==> flow/design.v <==
`timescale 1ns/1ns
module control(
  input           i_clk, i_rst,
  output          o_link,
  input   [7:0]   i_eth_rdata,
  input           i_eth_rready,
  output          o_eth_rreq,
  output  [7:0]   o_eth_wdata,
  input           i_eth_wready,
  output          o_eth_wvalid,
  input   [7:0]   i_uart_rdata,
  input           i_uart_rready,
  output          o_uart_rreq,
  output  [7:0]   o_uart_wdata,
  input           i_uart_wready,
  output          o_uart_wvalid
);
wire [7:0] dbg_wdata;
wire dbg_wvalid;
task_manager task_manager(
  .i_clk    (i_clk),
  .i_rst    (i_rst),
  .o_link   (o_link),
  .i_rdata  (i_eth_rdata),
  .i_rready (i_eth_rready),
  .o_rreq   (o_eth_rreq),
  .o_wdata  (o_eth_wdata),
  .i_wready (i_eth_wready),
  .o_wvalid (o_eth_wvalid),
  .o_dbg_wdata(dbg_wdata),
  .o_dbg_wvalid(dbg_wvalid)
);
debug_port debug_port(
  .i_clk    (i_clk),
  .i_rst    (i_rst),
  .i_rdata  (i_uart_rdata),
  .i_rready (i_uart_rready),
  .o_rreq   (o_uart_rreq),
  .i_wready (1),
  .o_wdata  (o_uart_wdata),
  .o_wvalid (o_uart_wvalid),
  .i_dbg_wdata(dbg_wdata),
  .i_dbg_wvalid(dbg_wvalid)
);
endmodule
`timescale 1ns/1ns
module debug_port(
  input           i_clk,      i_rst,
  input   [7:0]   i_rdata,
  input           i_rready,
  output          o_rreq,
  input           i_wready,
  output  [7:0]   o_wdata,
  output          o_wvalid,
  input [7:0]		i_dbg_wdata,
  input 				i_dbg_wvalid
);
localparam  _START_BYTE = 8'h2D;
localparam  _WATCHDOG   = 8'h65;
localparam  _TIME_30s   = 32'h00682eff; 
reg   [7:0] state       = 0;
localparam  IDLE        = 0;
localparam  START       = 1;
localparam  CODE        = 2;
localparam  DONE        = 3;
localparam  NEWLINE		= 4;
localparam  CR				= 5;
reg   [31:0]  watchdog  = 0;
reg   [7:0]   wdata     = 0;
reg           wvalid    = 0;
always @(posedge i_clk) begin
		if(i_wready) begin
			wdata <= i_dbg_wdata;
			wvalid <= i_dbg_wvalid;
		end else begin
			wvalid <= 0;
		end
end
assign      o_wdata   = wdata;
assign      o_wvalid  = wvalid;
endmodule
`timescale 1ns/1ns
module mhp(
  input           i_clk,      i_rst,
  input           i_send,
  output          o_done,
  output				o_ready,  
  input   [7:0]   i_rdata,
  input           i_rready,
  output          o_rreq,
  output  [7:0]   o_wdata,
  input           i_wready,
  output          o_wvalid, 
  output	reg [6:0]	o_rType,
  output reg [7:0]	o_rData,
  output reg [15:0]	o_rSize,
  input [6:0]		i_wType,
  input [7:0]		i_wData,
  input [15:0]		i_wSize,
  output reg 		o_link,
  output reg [7:0] o_dbg_wdata,
  output reg 		o_dbg_wvalid
);
reg   [7:0] state       = 0;
localparam  IDLE        = 0;
localparam  READ        = 1;
localparam  WRITE       = 2;
localparam  WAIT_FOR_DATA	= 12;
localparam  W_DST1		= 13;
localparam  W_DST2		= 14;
localparam  W_SRC1		= 15;
localparam  W_SRC2		= 16;
localparam  W_SIZE1		= 17;
localparam  W_SIZE2		= 18;
localparam  W_DTYPE		= 19;
localparam  W_PAYLOAD	= 20;
localparam  W_SCS1		= 21;
localparam  W_SCS2		= 22;
localparam  R_DST1		= 3;
localparam  R_DST2		= 4;
localparam  R_SRC1		= 5;
localparam  R_SRC2		= 6;
localparam  R_SIZE1		= 7;
localparam  R_SIZE2		= 8;
localparam  R_DTYPE		= 9;
localparam  R_PAYLOAD	= 10;
localparam  R_SCS1		= 11;
localparam  R_SCS2		= 23;
localparam R_XD = 24;
localparam W_WAIT = 25;
reg           done      = 0;
reg           r_req     = 0;
reg   [7:0]   w_data    = 0;
reg           w_valid   = 0;
reg [15:0] 		our_ddr 	= 0;
reg [15:0] 		judge_ddr = 16'hffff;
reg [15:0] 		size = 0;
reg 				dir = 0;
reg [6:0]		Dtype = 0;
reg [15:0] iter_read  = 0;
reg [15:0] scs_acc  = 0;
reg [1:0] scs_bit_sel = 0;
reg [15:0] check_ping = 0;
reg [31:0] wait_cnt = 0;
localparam wait_val = 1000000;
reg send;
always @(posedge i_clk) begin
  if (i_rst) begin
    done    <= 0;
    w_data  <= 0;
    w_valid <= 0;
	 o_dbg_wvalid = 0;
    state   <= IDLE;
  end
  else begin
    case (state)
      IDLE: begin
		  scs_acc <= 0;
		  scs_bit_sel <= 0;
        w_data  <= 0;
        w_valid <= 0;
        done    <= 0;
		  o_link  <= 0;
		  o_dbg_wvalid <= 1;
		  o_dbg_wdata <= "I";
        if (i_rready) begin  
          r_req   <= 1;      
          state   <= R_XD;
			 o_dbg_wvalid <= 1;
        end else
          r_req   <= 0;
			if (send && i_wready) begin
				o_dbg_wvalid <= 1;
				state <= W_DST1;
			end
      end
		R_XD: begin
			state <= R_DST1;
		end
		R_DST1: begin
			check_ping[15:8] <= i_rdata;
		   o_dbg_wdata <= "q";
			r_req   <= 1;
			state <= R_DST2;
		end
		R_DST2: begin
			check_ping[7:0] <= i_rdata;
			o_dbg_wdata <= "w";
			if(check_ping == 16'h0000) begin
				state <= READ;
			end else begin
				state <= R_SRC1;
				our_ddr <= check_ping;
			end
		end
		R_SRC1: begin
			judge_ddr[15:8] <= i_rdata;
			o_dbg_wdata <= "e";
			state <= R_SRC2;
		end
		R_SRC2: begin
			judge_ddr[7:0] <= i_rdata;
		  o_dbg_wdata <= ".";
			state <= R_SIZE1;
		end
		R_SIZE1: begin
			size [15:8] <= i_rdata;
			state <= R_SIZE2;
		end
		R_SIZE2: begin
			size [7:0] <= i_rdata;
			state <= R_DTYPE;
		end
		R_DTYPE: begin
			dir <= i_rdata[7];
			Dtype <= i_rdata[6:0];
			iter_read <= 0;
			if(size == 0)
				state <= R_SCS1;
			else
				state <= R_PAYLOAD;
		end
		R_PAYLOAD: begin
			o_rData <= i_rdata;
			if (iter_read == size-1) begin  
				state <= R_SCS1;
			end
		end
		R_SCS1: begin
			state <= R_SCS2;
		end
		R_SCS2: begin
			if(!i_rready) begin
				r_req <= 0; 
				state <= IDLE;
			end else
				r_req <= 1;
		end
		WAIT_FOR_DATA: begin
		o_dbg_wdata <= "F";
		scs_acc <= 0;
		scs_bit_sel <= 0;
		if(send && i_wready) begin  
			state <= W_DST1;
			o_dbg_wvalid <= 1;
		end
		end
		W_DST1: begin
			w_valid <= 1;
			o_link <= 1;
			o_dbg_wdata <= "1";
			w_data <= 8'hff;
			state <= W_DST2;
		end
		W_DST2: begin
			o_dbg_wdata <= "2";
			w_data <= 8'hff;
			state <= W_SRC1;
		end
		W_SRC1: begin
			o_dbg_wdata <= "3";
			w_data <= 8'h00;
			state <= W_SRC2;
		end
		W_SRC2: begin
			o_dbg_wdata <= "4";
			w_data <= 8'h00;
			state <= W_SIZE1;
		end
		W_SIZE1: begin
			o_dbg_wdata <= "5";
			w_data <= 8'h00;
			state <= W_SIZE2;
		end
		W_SIZE2: begin
			o_dbg_wdata <= "6";
			w_data <= 8'h00;
			state <= W_DTYPE;
		end
		W_DTYPE: begin
			o_dbg_wdata <= "7";
			w_data <= 8'h83;  
			if(size == 0) begin
				state <= W_SCS1;
			end else
				state <= W_PAYLOAD;
		end
		W_PAYLOAD: begin
			o_dbg_wdata <= "8";
			w_data <= i_wData;
			if (iter_read == size-1) begin  
				state <= W_SCS1;
			end
		end
		W_SCS1: begin
			o_dbg_wdata <= "9";
			w_data <= 8'h05; 
			state <= W_SCS2;
		end
		W_SCS2: begin
			o_dbg_wdata <= "0";
			w_data <= 8'h09;
			send <= 0;
			state <= W_WAIT;
		end
      READ: begin
		  o_dbg_wdata <= "R";
        if (i_rready)  
          r_req   <= 1;
        else begin
          r_req   <= 0;
          done    <= 1;
          state   <= WRITE;
        end
      end
      WRITE: begin     
			 o_dbg_wvalid <= 1;
        if (i_wready) begin
          w_valid <= 1;
			 send <= 1;
		    o_dbg_wdata <= "W";
			 wait_cnt <= 0;
          state   <=  W_WAIT;
        end
      end
		W_WAIT: begin
		w_valid <= 0;  
		  o_dbg_wvalid <= 1;
		  o_dbg_wdata <= "Z";
			wait_cnt <= wait_cnt + 1;
			if(wait_cnt == wait_val)begin
				state <= IDLE;
				wait_cnt <= 0;
			end
		end
    endcase
  end
end
assign    o_done   = done;
assign    o_rreq   = r_req;
assign    o_wdata  = w_data;
assign    o_wvalid = w_valid;
endmodule
module task_manager(
  input           i_clk,      i_rst,
  output          o_link,
  input   [7:0]   i_rdata,
  input           i_rready,
  output          o_rreq,
  output  [7:0]   o_wdata,
  input           i_wready,
  output          o_wvalid,
  output [7:0] 	o_dbg_wdata,
  output 			o_dbg_wvalid
);
reg [1:0]     state     = 0;
localparam    IDLE      = 0;
localparam    CONNECTED = 1;
localparam    LINKED    = 2;
wire          done;
wire 				link;
reg           send     = 0;
always @(posedge i_clk) begin
end
mhp protocol(
  .i_clk    (i_clk),
  .i_rst    (i_rst),
  .i_send   (0),
  .o_done   (done),
  .i_rdata  (i_rdata),
  .i_rready (i_rready),
  .o_rreq   (o_rreq),
  .o_wdata  (o_wdata),
  .i_wready (i_wready),
  .o_wvalid (o_wvalid),
  .o_link (link),
  .o_dbg_wdata(o_dbg_wdata),
  .o_dbg_wvalid(o_dbg_wvalid)
);
assign  o_link  = link;
endmodule
# Step by step through the tools: control
# The steps from the RTL of control to its reports follow in flow order.
# Lines are those of the file above, counted from 1.
inputs:
  design: "control"
  clock: "i_clk"
  cell_library: "sky130hd"
  corner: "tt_025C_1v80"

# Word-level counts
# Yosys after proc, flatten, opt, wreduce and memory -nomap, before mapping. Memory bits, and registers merged into a memory's read port (data or address), are not among the register bits. Print and check cells are not counted.
classes:
  addsub: 2
  n_eq: 34
  mux: 27
  n_logic: 1
  reduce_logical: 31
op_table:
  columns: ["cell", "count"]
  rows:
  - ["8-bit case mux with 26-bit select", 1]
  - ["8-bit case mux with 19-bit select", 1]
  - ["8-bit by 5-bit equality test with 1-bit output with constant B", 10]
  - ["8-bit 2-to-1 mux", 10]
  - ["8-bit by 4-bit equality test with 1-bit output with constant B", 8]
  - ["32-bit case mux with 2-bit select", 1]
  - ["32-bit 2-to-1 mux", 2]
  - ["8-bit case mux with 6-bit select", 1]
  - ["16-bit zero test", 2]
  - ["32-bit by 1-bit adder with 32-bit output with constant B", 1]
  - ["32-bit by 20-bit equality test with 1-bit output with constant B", 1]
  - ["32-bit zero test", 1]
  - ["8-bit by 3-bit equality test with 1-bit output with constant B", 4]
  - ["26-bit nonzero test", 1]
  - ["19-bit nonzero test", 1]
  - ["16-bit by 1-bit subtractor with 17-bit output with constant B", 1]
  - ["2-bit AND reduction", 8]
  - ["8-bit by 2-bit equality test with 1-bit output with constant B", 2]
  - ["2-bit inequality test with constant B", 7]
  - ["3-bit AND reduction", 3]
  - ["9-bit AND reduction", 1]
  - ["2-bit nonzero test", 4]
  - ["8-bit by 1-bit equality test with 1-bit output with constant B", 1]
  - ["8-bit zero test", 1]
  - ["1-bit case mux with 2-bit select", 4]
  - ["3-bit OR reduction", 2]
  - ["6-bit nonzero test", 1]
  - ["5-bit OR reduction", 1]
# Other operator kinds: 9; their cells: 14.
bits:
  regBits: 102
  input_bits: 22
  output_inout_bits: 21
  elab_cells: 110

# Depth
# Longest topological path by Yosys (ltp), each cell counted once; first at word level (registers and memories cut), then after technology mapping (sequential cells cut; the memories' decode and read muxes count).
depth:
  word_depth: 4
  abc_area: 1
  depth_mapped: 15
  depth_no_buf: 15

# Mapped cells and area
# Source: synth_stat.txt of the flow (Yosys; design flattened, memories mapped). It holds for the ABC_AREA given above (unset counts as 0); a run with the other value may have another netlist.
# Totals and module areas in this step are rounded.
types:
  columns: ["cell", "count", "type_area_um2"]
  rows:
  - ["sky130_fd_sc_hd__edfxtp_1", 74, 2.22E+03]
  - ["sky130_fd_sc_hd__nor2_1", 121, 454.186]
  - ["sky130_fd_sc_hd__nand2_1", 120, 450.432]
  - ["sky130_fd_sc_hd__dfxtp_1", 20, 400.384]
  - ["sky130_fd_sc_hd__nand3_1", 37, 185.178]
  - ["sky130_fd_sc_hd__inv_1", 45, 168.912]
  - ["sky130_fd_sc_hd__nor3_1", 26, 130.125]
  - ["sky130_fd_sc_hd__a21oi_1", 22, 110.106]
  - ["sky130_fd_sc_hd__nor2_4", 8, 90.086]
  - ["sky130_fd_sc_hd__nand4_1", 13, 81.328]
  - ["sky130_fd_sc_hd__nand3_2", 8, 80.077]
  - ["sky130_fd_sc_hd__xor2_1", 8, 70.067]
  - ["sky130_fd_sc_hd__buf_4", 9, 67.565]
  - ["sky130_fd_sc_hd__nand2_2", 10, 62.56]
  - ["sky130_fd_sc_hd__xnor2_1", 6, 52.55]
  - ["sky130_fd_sc_hd__nor2_8", 2, 40.038]
  - ["sky130_fd_sc_hd__o21ai_0", 8, 40.038]
  - ["sky130_fd_sc_hd__nor2_2", 6, 37.536]
# Other cell types: 26; their cells: 54.
mapped:
  cells: 597
  yosys_area_um2: 5124
  seqArea_um2: 2623
  flip_flops: 94
  buffers: 14

# Worst setup path after synthesis
# Source: OpenSTA report_checks on the synthesized netlist (no wires, ideal clock, input and output delay 20% of the period each), path of least setup slack; recovery checks are left aside. Register names are those of the netlist, which keeps one name where synthesis merged equal registers.
synth_path:
  path_type: "reg-to-reg"
  startpoint: "reg task_manager.protocol.state[1]"
  endpoint: "reg task_manager.protocol.wait_cnt[0]"
  tclk_ps: 3290
  setup_time_ps: 421
  t_first_pin_ps: 0
  arrival_ps: 2375
  required_ps: 2869
  setup_slack_ps: 494
  path_delay_ps: 2796
  path_stages: 9
  path_buffers: 1
  synth_period_reached_ps: 2796
# "path_delay_ps" is the arrival time less input delay plus setup time.
# "path_stages": output pins that drive a net of the path, with the launching flip-flop's if there is one; two outputs of one cell count as two.
# "synth_period_reached_ps" = period - worst setup slack (recovery checks aside). The figure is calculated, with input and output delays left at 20% of the set period.
# The rows between start and end are the longest chain of elaborated cells between them; the timing report does not say that the signal goes this way. Where chains are equally long, one stands for them.
# Each line given opens the expression or statement behind the cell; cells for indexed reads and writes are added by Yosys, which also makes memories of some case tables.
# At most two assigning lines are given for a register; there are more.
# Only ways into the end's enable, where the timed path ends, are counted here.
synth_via:
  path_cell_list: "sky130_fd_sc_hd__dfxtp_1 sky130_fd_sc_hd__buf_4 sky130_fd_sc_hd__inv_2 sky130_fd_sc_hd__nand2_2 sky130_fd_sc_hd__nor2_1 sky130_fd_sc_hd__nand2_1 sky130_fd_sc_hd__inv_2 sky130_fd_sc_hd__nor2_1 sky130_fd_sc_hd__nor2_1"
  elab_chain_len: 3
  cells_between: 5
  lines_between: 1
  cone_classes: "eq/ne (3); reduce/logical (2)"
synth_lines:
  columns: ["element", "line_no", "text"]
  rows:
  - ["start: declaration", 104, "reg   [7:0] state       = 0;"]
  - ["start: assignment", 153, "state   <= IDLE;"]
  - ["start: assignment", 168, "state   <= R_XD;"]
  - ["8-bit by 5-bit equality test with 1-bit output", 156, "case (state)"]
  - ["2-bit nonzero test", null, null]
  - ["3-bit AND reduction", null, null]
  - ["end: assignment", 322, "wait_cnt <= 0;"]
  - ["end: assignment", 330, "wait_cnt <= wait_cnt + 1;"]
  - ["end: declaration", 144, "reg [31:0] wait_cnt = 0;"]

# Worst path after layout
# From the final timing report of entry A: the path of least setup slack in the routed layout; clock arrival at registers is part of the times.
# The report prints the path's times to 10 ps; the period is as set.
layout_path:
  path_type: "reg-to-reg"
  startpoint: "reg task_manager.protocol.wait_cnt[0]"
  endpoint: "reg task_manager.protocol.wait_cnt[30]"
  tclk_ps: 2430
  setup_time_ps: 240
  t_first_pin_ps: 340
  arrival_ps: 2410
  required_ps: 2540
  setup_slack_ps: 120
  path_stages: 10
  path_buffers: 0
# The rows between start and end are the longest chain of elaborated cells between them; the timing report does not say that the signal goes this way. Where chains are equally long, one stands for them.
# At most two assigning lines are given for a register; there are more.
layout_via:
  path_cell_list: "sky130_fd_sc_hd__edfxtp_1 sky130_fd_sc_hd__ha_1 sky130_fd_sc_hd__nand2_1 sky130_fd_sc_hd__inv_1 sky130_fd_sc_hd__nand3_2 sky130_fd_sc_hd__nor2_4 sky130_fd_sc_hd__nand3_1 sky130_fd_sc_hd__nor3_1 sky130_fd_sc_hd__a21oi_1 sky130_fd_sc_hd__o21a_1"
  elab_chain_len: 3
  cells_between: 4
  lines_between: 3
  cone_classes: "add/sub (1); eq/ne (1); mux (2)"
layout_lines:
  columns: ["element", "line_no", "text"]
  rows:
  - ["start: declaration", 144, "reg [31:0] wait_cnt = 0;"]
  - ["start: assignment", 322, "wait_cnt <= 0;"]
  - ["start: assignment", 330, "wait_cnt <= wait_cnt + 1;"]
  - ["32-bit by 1-bit adder with 32-bit output", 330, null]
  - ["32-bit 2-to-1 mux", 331, "if(wait_cnt == wait_val)begin"]
  - ["32-bit case mux with 2-bit select", 156, "case (state)"]
  - ["end: assignment", 322, null]
  - ["end: assignment", 330, null]
  - ["end: declaration", 144, null]

# Settings and measured results of 2 stored flow runs for module control (sky130hd), not sorted in any way. The constraints put input and output delay at 20% of the set period each and load the outputs with 0.01 pF.
# By "period_reached_ps" is meant the clock period of the run minus its worst setup slack. This is arithmetic on one report: input and output delays are still those of the set period (20% each).
# By "worst_path_time_ps" is meant the share of the clock period that the worst setup path is allowed (20% is reserved at inputs, 20% at outputs), minus its slack. Clock arrival times at its registers enter into it.
# By "fin_power_w" is meant OpenSTA's value without simulated activity: inputs other than the clock are taken to toggle once in ten clock periods, and the tool carries that through the logic.
# "worst_path_time_ps" is given in steps of 10 ps.
# Results are given in rounded form.
runs:
  - name: "entry A"
    settings:
      period_ns: 2.43
      CORE_UTILIZATION: 53
      PLACE_DENSITY: 0.72
      CORE_ASPECT_RATIO: 0.66
      CELL_PAD_IN_SITES_GLOBAL_PLACEMENT: 1
      CELL_PAD_IN_SITES_DETAIL_PLACEMENT: 0
      TNS_END_PERCENT: 90
      ABC_AREA: 1
      CTS_CLUSTER_SIZE: 96
      MIN_ROUTING_LAYER: "met2"
      CAP_MARGIN: 20
      CORE_MARGIN: 2
      SLEW_MARGIN: 20
    results:
      die_area_um2: 10490
      worst_setup_slack_ps: 123
      period_reached_ps: 2307
      fin_power_w: 0.005795
      utilization_frac: 0.623
      worst_path_time_ps: 2310
      timing.worst_path_kind: "reg-to-reg"
      hold_ws_ps: 338
      finalCellArea_um2: 5926
      yosys_chip_area_um2: 5124
      timing.setup.tns_ps: 0
  - name: "entry B"
    settings:
      period_ns: 5.11
      CORE_UTILIZATION: 63
      SETUP_SLACK_MARGIN: 1.46
      PLACE_DENSITY_LB_ADDON: 0.17
      CORE_MARGIN: 9
      CELL_PAD_IN_SITES_DETAIL_PLACEMENT: 2
      CTS_CLUSTER_DIAMETER: 396
      MIN_ROUTING_LAYER: "met2"
      CAP_MARGIN: 20
      SLEW_MARGIN: 20
    outcome: "unfinished; error DPL-0033 in placement"
