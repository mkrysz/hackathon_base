==> flow/design.v <==
`timescale 1ns/1ns
module crc (
    input wire clk,
    input wire rst,
    input wire [1:0]d,
    input wire sop,
    input wire eop,
    output logic [1:0]d_out,
    output logic sop_out,
    output logic eop_out
);
    parameter N = 32;
    logic [31:0]pol = 32'h04C11DB7;
    logic [1:0]d_r;
    logic sop_r, eop_r;
    logic [31:0]c;
    logic [15:0][1:0]c_r;
    logic fb0, fb1;
    logic [4:0]cnt;
    enum logic [1:0] {
        IDLE,
        EVAL,
        ADD
	} state;
    always_ff @(posedge clk or posedge rst)
        if (rst)
            {sop_r, eop_r} <= '0;
        else
            {sop_r, eop_r} <= {sop, eop};
    always_ff @(posedge clk)
        d_r <= d;
    always_ff @(posedge clk or posedge rst)
        if (rst)
            state <= IDLE;
        else case (state)
            IDLE: state <= sop ? EVAL : IDLE;
            EVAL: state <= eop_r ? ADD : EVAL;
            ADD:  state <= &cnt[3:0] ? IDLE : ADD;
            default: state <= IDLE;
        endcase
    assign fb0 = c[30] ^ d[1];
    assign fb1 = c[31] ^ d[0];
    always_ff @(posedge clk)
        if (state == IDLE && !sop)
            c <= '1;
        else begin
            c[0] <= fb0;
            c[1] <= fb0 ^ fb1;
            for (int i = 2; i < N; i++)
                c[i] <= c[i-2] ^ (fb0 & pol[i]) ^ (fb1 & pol[i-1]);
        end
	genvar a, b;
	generate
        for (a = 0; a < 16; a++) begin : BIT_REV
            for (b = 0; b < 2; b++) begin : BIT_REV_1
			    always_ff @(posedge clk)
				    if (eop_r)
					    c_r[a][b] <= ~c[31-2*a-b];
            end
        end
	endgenerate
    always_ff @(posedge clk)
        if (state == IDLE)
            cnt <= '0;
        else if (state == ADD)
            cnt <= cnt + 5'd1;
    always_ff @(posedge clk)
        d_out <= (state == EVAL) ? d_r : c_r[cnt[3:0]];
    always_ff @(posedge clk or posedge rst)
        if (rst)
            {sop_out, eop_out} <= '0;
        else
            {sop_out, eop_out} <= {sop_r, &cnt[3:0]};
endmodule
# From RTL to reports: crc
# Tool output for the design above, in the order of the flow.
# Lines are those of the file above, counted from 1.
# Operators: Yosys type, input widths -> output width; for muxes data width and select width s.
# Library cell names are shortened.
# The mark - stands for no value.
# setup
top_module	crc
clk_port	clk
cell_library	sky130hd
pvt_corner	tt_025C_1v80

# Elaborated design
# Source: Yosys, flattened and elaborated, memories not mapped. Widths are those after wreduce; folded enables and synchronous resets count as part of the registers. Registers that Yosys merges into a memory's read port (data or address) are not register bits. Print and check cells do not count. Equal cells are merged and count once.
# word_totals
register_bits	79
inputBits	6
out_inout_bits	4
elab_cells	145
# op_classes
n_addsub	1
n_eq	2
n_shift	1
mux	5
logic	60
reduce_logical	4
# ops
operator	n
$not 1->1	32
$shiftx 32x6->2	1
$xor 1x1->1	28
$pmux 2 s3	1
$mux 2	3
$add 5x1->5 const B	1
$reduce_and 4->1	1
$eq 2x1->1 const B	1
$eq 2x2->1 const B	1
$logic_not 2->1	1
$logic_and 1x1->1	1
$logic_not 1->1	1
$mux 1	1

# Logic depth
# Longest topological path by Yosys (ltp), each cell counted once; first at word level (registers and memories cut), then after technology mapping (sequential cells cut; the memories' decode and read muxes count).
# depth
depth_word	3
ABC_AREA	1
depth_mapped	8

# Synthesis result
# The flow's flattened synthesis, as Yosys stat reports it; memories are mapped. The netlist is that of the ABC_AREA named above (0 if unset); the other value can give another one.
# mapped
cell_count	321
synth_area_um2	3005.4
ff_cells	79
# types
cell	n	type_area_um2
edfxtp_1	32	960.922
dfxtp_1	40	800.768
nand2_1	100	375.36
inv_1	63	236.477
nand3_1	41	205.197
dfrtp_1	6	150.144
xnor2_4	1	27.526
dfstp_2	1	26.275
nor2_1	7	26.275
a21oi_1	5	25.024
buf_6	2	22.522
nand2_8	1	20.019
nor3_1	4	20.019
buf_4	2	15.014
ha_1	1	12.512
clkbuf_1	3	11.261
inv_2	3	11.261
o21ai_0	2	10.01
# Other cell types: 7; their cells: 7.

# Timing after synthesis
# OpenSTA on the mapped netlist: ideal clock, no wires. The path of least setup slack (recovery checks aside). Input and output delay are each 20% of the period. Register names are those of the netlist, which keeps one name where synthesis merged equal registers.
# synth_path
path_type	register to register
from	register eop_r
to	register c_r
clock_period_ps	1660
setup_ps	389
launch_ps	0
arrival_ps	962
setup_slack_ps	308
delay_ps	1351
stages	1
period_less_setup_slack_ps	1352
# "delay_ps" = arrival - input delay + setup time.
# "stages" counts driving pins, that of a launching flip-flop among them; a cell with two outputs on the path counts twice.
# "period_less_setup_slack_ps" is the clock period less the worst setup slack; recovery checks do not enter. This is arithmetic on one report: input and output delays are still those of the set period (20% each).
# Where an end lacks its bit number, it is one bit of the signal, or one of the new flip-flops if synthesis recoded a state register.
# synth_via
path_cell_list	dfrtp_1
elab_chain_len	0
# synth_lines
element	line_no	text
from (decl)	15	logic sop_r, eop_r;
to (assign)	58	c_r[a][b] <= ~c[31-2*a-b];
to (decl)	17	logic [15:0][1:0]c_r;

# Worst path after layout
# From the final timing report of flow run 1: the path of least setup slack in the routed layout; clock arrival at registers is part of the times.
# The report prints the path's times to 10 ps; the period is as set.
# layout_path
path_type	register to output
from	register eop_out
to	output eop_out
clock_period_ps	1410
out_delay_ps	280
launch_ps	340
arrival_ps	980
setup_slack_ps	150
stages	2
# layout_via
path_cell_list	dfrtp_1 dlygate4sd2_1
elab_chain_len	0
# layout_lines
element	line_no	text
from (decl)	10	output logic eop_out
to (decl)	10

# Stored flow runs of crc (2 of them; Yosys, OpenROAD, sky130hd). They differ in their settings and are not a sequence. Constraints: input delay and output delay 20% of the set period each, output load 0.01 pF.
# "critical_path_time_ps" is the time allowed to the run's worst setup path (the clock period less input and output delay, where it has them) less its slack. Clock arrival times count: a late capture clock shortens it, a late launch clock lengthens it.
# "critical_path_time_ps" is given in steps of 10 ps.
# Among the settings, -- means not set for that run.
run	period_ns	CORE_UTILIZATION	SETUP_SLACK_MARGIN	PLACE_DENSITY_LB_ADDON	CORE_MARGIN	CELL_PAD_IN_SITES_GLOBAL_PLACEMENT	ABC_AREA	GPL_ROUTABILITY_DRIVEN	CTS_CLUSTER_SIZE	CTS_CLUSTER_DIAMETER	CAP_MARGIN	SLEW_MARGIN	synthesis_area_um2	total_die_area_um2	finalCellArea_um2	finish.utilization_frac	final_setup_ws_ps	critical_path_time_ps	critical_path_kind
flow run 1	1.41	52	0.06	0.21	7	0	1	1	11	34	25	35	3005.4	8104.5	3410.8	0.616	146	980	register to output
flow run 2	1.94	40	-0.02	--	2	--	--	--	--	--	20	20	2911.5	7977.2	3315.7	0.465	257	1680	register to register
