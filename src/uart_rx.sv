==> flow/design.v <==
`timescale 1ns/1ns
module uart_counter #(
  parameter N = 25,
  parameter W = $clog2(N)
)(
  input           i_clk,
  input           i_rst,
  input           i_ce,
  output  [W-1:0] o_q,
  output          o_ov
);
logic         ov = 0;
logic [W-1:0] q;
  always_ff @(posedge i_clk)
    if (i_rst)
      q <= '0;
    else if (i_ce)
      if (ov)
        q <= '0;
      else
        q <= q + 1'b1;
  always_ff @(posedge i_clk)
    if (i_rst)
      ov <= '0;
    else if (i_ce)
      if (ov)
        ov <= 1'b0;
      else
        ov <= (q == N - 2);
assign  o_q   = q;
assign  o_ov  = ov;
endmodule
`timescale 1ns/1ns
module uart_rx #( 
  parameter F = 50000000,
  parameter BAUD = 115200
) (
  input         i_clk,
  input         i_rst,
  output        o_busy,
  output  [7:0] o_data,
  output        o_valid,
  input         i_ready,
  input         i_rx
);
localparam MOD = (F+BAUD/2)/BAUD;
localparam MOD_LOG = $clog2(MOD);
enum logic [1:0] {
  WAIT,
  START,
  DATA,
  STOP
} state;
logic [MOD_LOG-1:0] ctx_q;
logic [7:0] rxb, data;
logic [2:0] i;
logic       ctx_rst, data_count_rst;
logic       rx_clk, valid, busy;
logic       data_count_ov, data_count_ov_d;
always_ff @(posedge i_clk) begin
  if (i_rst) begin
    state <= WAIT;
    busy  <= 0;
  end
  else begin
    busy  <=  (state != WAIT) ? 1 : 0;
    case (state)
      WAIT: state <= i_rx ? WAIT : START;
      START: state <= rx_clk ? DATA : START;
      DATA: state <= data_count_ov_d ? STOP : DATA;
      STOP: state <= rx_clk ? WAIT : STOP;
      default: state <= WAIT;
    endcase
  end
end
assign ctx_rst = (state == WAIT);
assign rx_clk = (ctx_q == MOD/2);
assign data_count_rst = (state != DATA);
uart_counter #(.N(MOD)) crx (
  .i_clk(i_clk),
  .i_rst(ctx_rst),
  .i_ce(1'b1),
  .o_q(ctx_q),
  .o_ov());
uart_counter #(.N(8)) data_count (
  .i_clk(i_clk),
  .i_rst(data_count_rst),
  .i_ce(rx_clk),
  .o_q(i),
  .o_ov(data_count_ov)
);
always_ff @(posedge i_clk) begin
  if (data_count_ov_d && state == DATA)
    data <= rxb;
  if (rx_clk) begin
    data_count_ov_d <= data_count_ov;
    rxb[i] <= i_rx;
  end
end
always_ff @(posedge i_clk) begin
  if (i_rst)
    valid <= 1'b0;
  else if (data_count_ov_d && state == DATA)
    valid <= 1'b1;
  else if (i_ready)
    valid <= 1'b0;
end
assign  o_busy  = busy;
assign  o_data  = data;
assign  o_valid = valid;
endmodule
======== Reports on uart_rx ========
Tool output for the design above, in the order of the flow.
Line numbers count from 1 in the design file above.
Library cell names are shortened.
A cell with - has no value.
set-up
  design top .............................. uart_rx
  clock input ............................. i_clk
  cell library ............................ sky130hd
  library corner .......................... tt_025C_1v80

======== Elaborated design ========
Source: Yosys, flattened and elaborated, memories not mapped. Widths are those after wreduce. Registers that Yosys merges into a memory's read port (data or address) are not register bits. Print and check cells do not count. Equal cells are merged and count once.
cells by class
  bitwise gates (word level) .............. 3
  shift operators ......................... 2
  equality and inequality tests ........... 7
  add/subtract/negate cells ............... 3
  reductions and logical operators ........ 5
  muxes and demuxes ....................... 10
operators with widths
  cell                                                  number
  adder 9 x 1 -> 9 bit (second input constant)          1
  == test 9 x 8 -> 1 bit (second input constant)        1
  == test 9 bit (second input constant)                 1
  variable shift 1 x 4 -> 8 bit                         1
  variable shift 1 x 4 -> 8 bit (first input constant)  1
  AND 8 bit                                             1
  bitwise OR 8 bit                                      1
  NOT 8 bit                                             1
  case mux 2 bit (select 4 bit)                         1
  2-to-1 mux 1 bit                                      6
  == test 2 bit (second input constant)                 2
  nonzero test 2 bit                                    2
  negation 3 -> 4 bit                                   1
  2-to-1 mux 2 bit                                      2
  adder 3 x 1 -> 3 bit (second input constant)          1
  == test 3 bit (second input constant)                 1
  2-to-1 mux 3 bit                                      1
  == test 2 x 1 -> 1 bit (second input constant)        1
  != test 2 bit (second input constant)                 1
  zero test 2 bit                                       1
  OR reduction 2 bit                                    1
  logical AND 1 bit                                     1
word-level totals
  elaborated cells ........................ 40
  register bits after elaboration ......... 35
  input port bits ......................... 4
  output and inout port bits .............. 10

======== Depth ========
Yosys ltp: most cells in a row. Word level: on the elaborated netlist, between registers, memories and ports. Mapped: between sequential cells and ports; inverters and the memories' decode and read muxes count.
depth
  word-level depth ........................ 5
  ABC_AREA ................................ 0
  mapped depth ............................ 6
  mapped depth without buffers ............ 5

======== Synthesis result ========
Yosys stat after the flow's synthesis: flattened, memories mapped to cells. It holds for the ABC_AREA given above (unset counts as 0); a run with the other value may have another netlist.
Totals and module areas in this step are rounded.
cell types
  cell       number  area in all (um2)
  edfxtp_1   17      510.49
  dfxtp_1    18      360.346
  ha_1       9       112.608
  a21oi_1    10      50.048
  nand2_1    13      48.797
  nor2_1     12      45.043
  o21ai_0    9       45.043
  or4_1      6       45.043
  o2bb2ai_1  4       35.034
  inv_1      9       33.782
  xnor2_1    3       26.275
  nand3_1    5       25.024
  mux2_2     2       22.522
  or3_1      3       18.768
  a22o_1     2       17.517
  xor2_1     2       17.517
  o31ai_1    2       15.014
  nand4_1    2       12.512
Other cell types: 13; their cells: 15.
mapped netlist
  flip-flops .............................. 35
  buffers ................................. 4
  standard cells after synthesis .......... 143
  area of sequential cells ................ 871 um2
  chip area (Yosys) ....................... 1540 um2
By module: a second synthesis without flattening, with its own total; a netlist apart from the flattened one above.
second synthesis, totals
  cell total of the unflattened synthesis .. 145
  area (unflattened synthesis) ............ 1610 um2
Each row is one instance without its submodules.
by module
  module                 seq. area (um2)  area (um2)  cells  times used
  uart_rx                591              941         71     1
  uart_counter #(N=434)  200              468         54     1
  uart_counter #(N=8)    80.1             201         20     1

======== Path before layout ========
Source: OpenSTA report_checks on the synthesized netlist (no wires, ideal clock, input and output delay 20% of the period each), path of least setup slack; recovery checks are left aside. Register names are those of the netlist, which keeps one name where synthesis merged equal registers.
timing path post-synthesis
  path type ............................... register to register
  from .................................... register data_count.q[0]
  to ...................................... register rxb[4]
  required time ........................... 1640 ps
  delay of the path ....................... 1873 ps
  slack ................................... 27 ps
  period .................................. 1900 ps
  library setup time ...................... 260 ps
  driving pins on the path ................ 6
  arrival ................................. 1613 ps
  time at the first pin ................... 0 ps
  buffers on the path ..................... 0
  synthesis period reached ................ 1873 ps
"delay of the path" is the arrival time less input delay plus setup time.
"driving pins on the path": output pins that drive a net of the path, with the launching flip-flop's if there is one; two outputs of one cell count as two.
"synthesis period reached" is the clock period less the worst setup slack; recovery checks do not enter. This is arithmetic on one report: input and output delays are still those of the set period (20% each).
The rows between start and end are the longest chain of elaborated cells between them; the timing report does not say that the signal goes this way. Where chains are equally long, one stands for them.
Each line given opens the expression or statement behind the cell; cells for indexed reads and writes are added by Yosys, which also makes memories of some case tables.
A register here has more assigning lines than the two given.
between the ends, post-synthesis
  path through ............................ dfxtp_1 -> inv_1 -> ha_1 -> xor2_1 -> nor4_1 -> mux2_2
  length of the longest elaborated chain .. 5
  elaborated cells on any way between the ends .. 6
  RTL lines with such cells ............... 1
  those cells by class .................... 1 x add/sub; 2 x shift; 3 x logic
ends and longest elaborated chain, post-synthesis
  element                        line  text
  from (decl)                    13    logic [W-1:0] q;
  from (assign)                  16    q <= '0;
  from (assign)                  21    q <= q + 1'b1;
  negation 3 -> 4 bit            97    rxb[i] <= i_rx;
  variable shift 1 x 4 -> 8 bit  97
  NOT 8 bit                      97
  AND 8 bit                      97
  bitwise OR 8 bit               97
  to (assign)                    97
  to (decl)                      55    logic [7:0] rxb, data;

======== Path in the finished layout ========
From the final timing report of stored run 1: the path of least setup slack in the routed layout; clock arrival at registers is part of the times.
The path's times are printed in steps of 10 ps; the period is the one set.
timing path after layout
  path type ............................... register to register
  from .................................... register data_count.q[0]
  to ...................................... register rxb[4]
  library setup time ...................... 240 ps
  slack ................................... 180 ps
  arrival ................................. 1740 ps
  driving pins on the path ................ 6
  buffers on the path ..................... 0
  time at the first pin ................... 280 ps
  period .................................. 1880 ps
  required time ........................... 1920 ps
The rows between start and end are the longest chain of elaborated cells between them; the timing report does not say that the signal goes this way. Where chains are equally long, one stands for them.
A register here has more assigning lines than the two given.
between the ends, after layout
  path through ............................ dfxtp_1 -> inv_1 -> ha_1 -> xor2_1 -> nor4_1 -> mux2_2
  length of the longest elaborated chain .. 5
  elaborated cells on any way between the ends .. 6
  RTL lines with such cells ............... 1
  those cells by class .................... 1 x add/sub; 2 x shift; 3 x logic
ends and longest elaborated chain, after layout
  element                        line  text
  from (decl)                    13    logic [W-1:0] q;
  from (assign)                  16    q <= '0;
  from (assign)                  21    q <= q + 1'b1;
  negation 3 -> 4 bit            97    rxb[i] <= i_rx;
  variable shift 1 x 4 -> 8 bit  97
  NOT 8 bit                      97
  AND 8 bit                      97
  bitwise OR 8 bit               97
  to (assign)                    97
  to (decl)                      55    logic [7:0] rxb, data;

Subject: flow runs of uart_rx

Hi,

uart_rx through Yosys and OpenROAD on sky130hd: 2 stored runs, unordered, with their settings and measured results. The constraints put input and output delay at 20% of the set period each and load the outputs with 0.01 pF.
"reached clock period" means the clock period less the worst setup slack. The figure is calculated, with input and output delays left at 20% of the set period.
By "total power of the final layout" is meant OpenSTA's value without simulated activity: inputs other than the clock are taken to toggle once in ten clock periods, and the tool carries that through the logic.
Results are given in rounded form.

---- stored run 1 ----
settings
  period_ns = 1.88
  CORE_UTILIZATION = 28
  CAP_MARGIN = 20
  CORE_MARGIN = 2
  SLEW_MARGIN = 20
results
  area of the synthesized netlist ......... 1540 um2
  full die area ........................... 6120 um2
  final utilization ....................... 34.7 %
  smallest setup slack .................... 180 ps
  summed negative setup slack ............. 0 ps
  worst hold slack in the final report .... 458 ps
  total power of the final layout ......... 1.36 mW
  reached clock period .................... 1700 ps

---- stored run 2 ----
settings
  period_ns = 1.08
  CORE_UTILIZATION = 64
  SETUP_SLACK_MARGIN = -0.06
  PLACE_DENSITY_LB_ADDON = 0.14
  CELL_PAD_IN_SITES_GLOBAL_PLACEMENT = 2
  TNS_END_PERCENT = 100
  CAP_MARGIN = 10
  MAX_ROUTING_LAYER = met4
  CORE_MARGIN = 2
  SLEW_MARGIN = 20
results
  incomplete, placement halted on FLW-0024

Regards
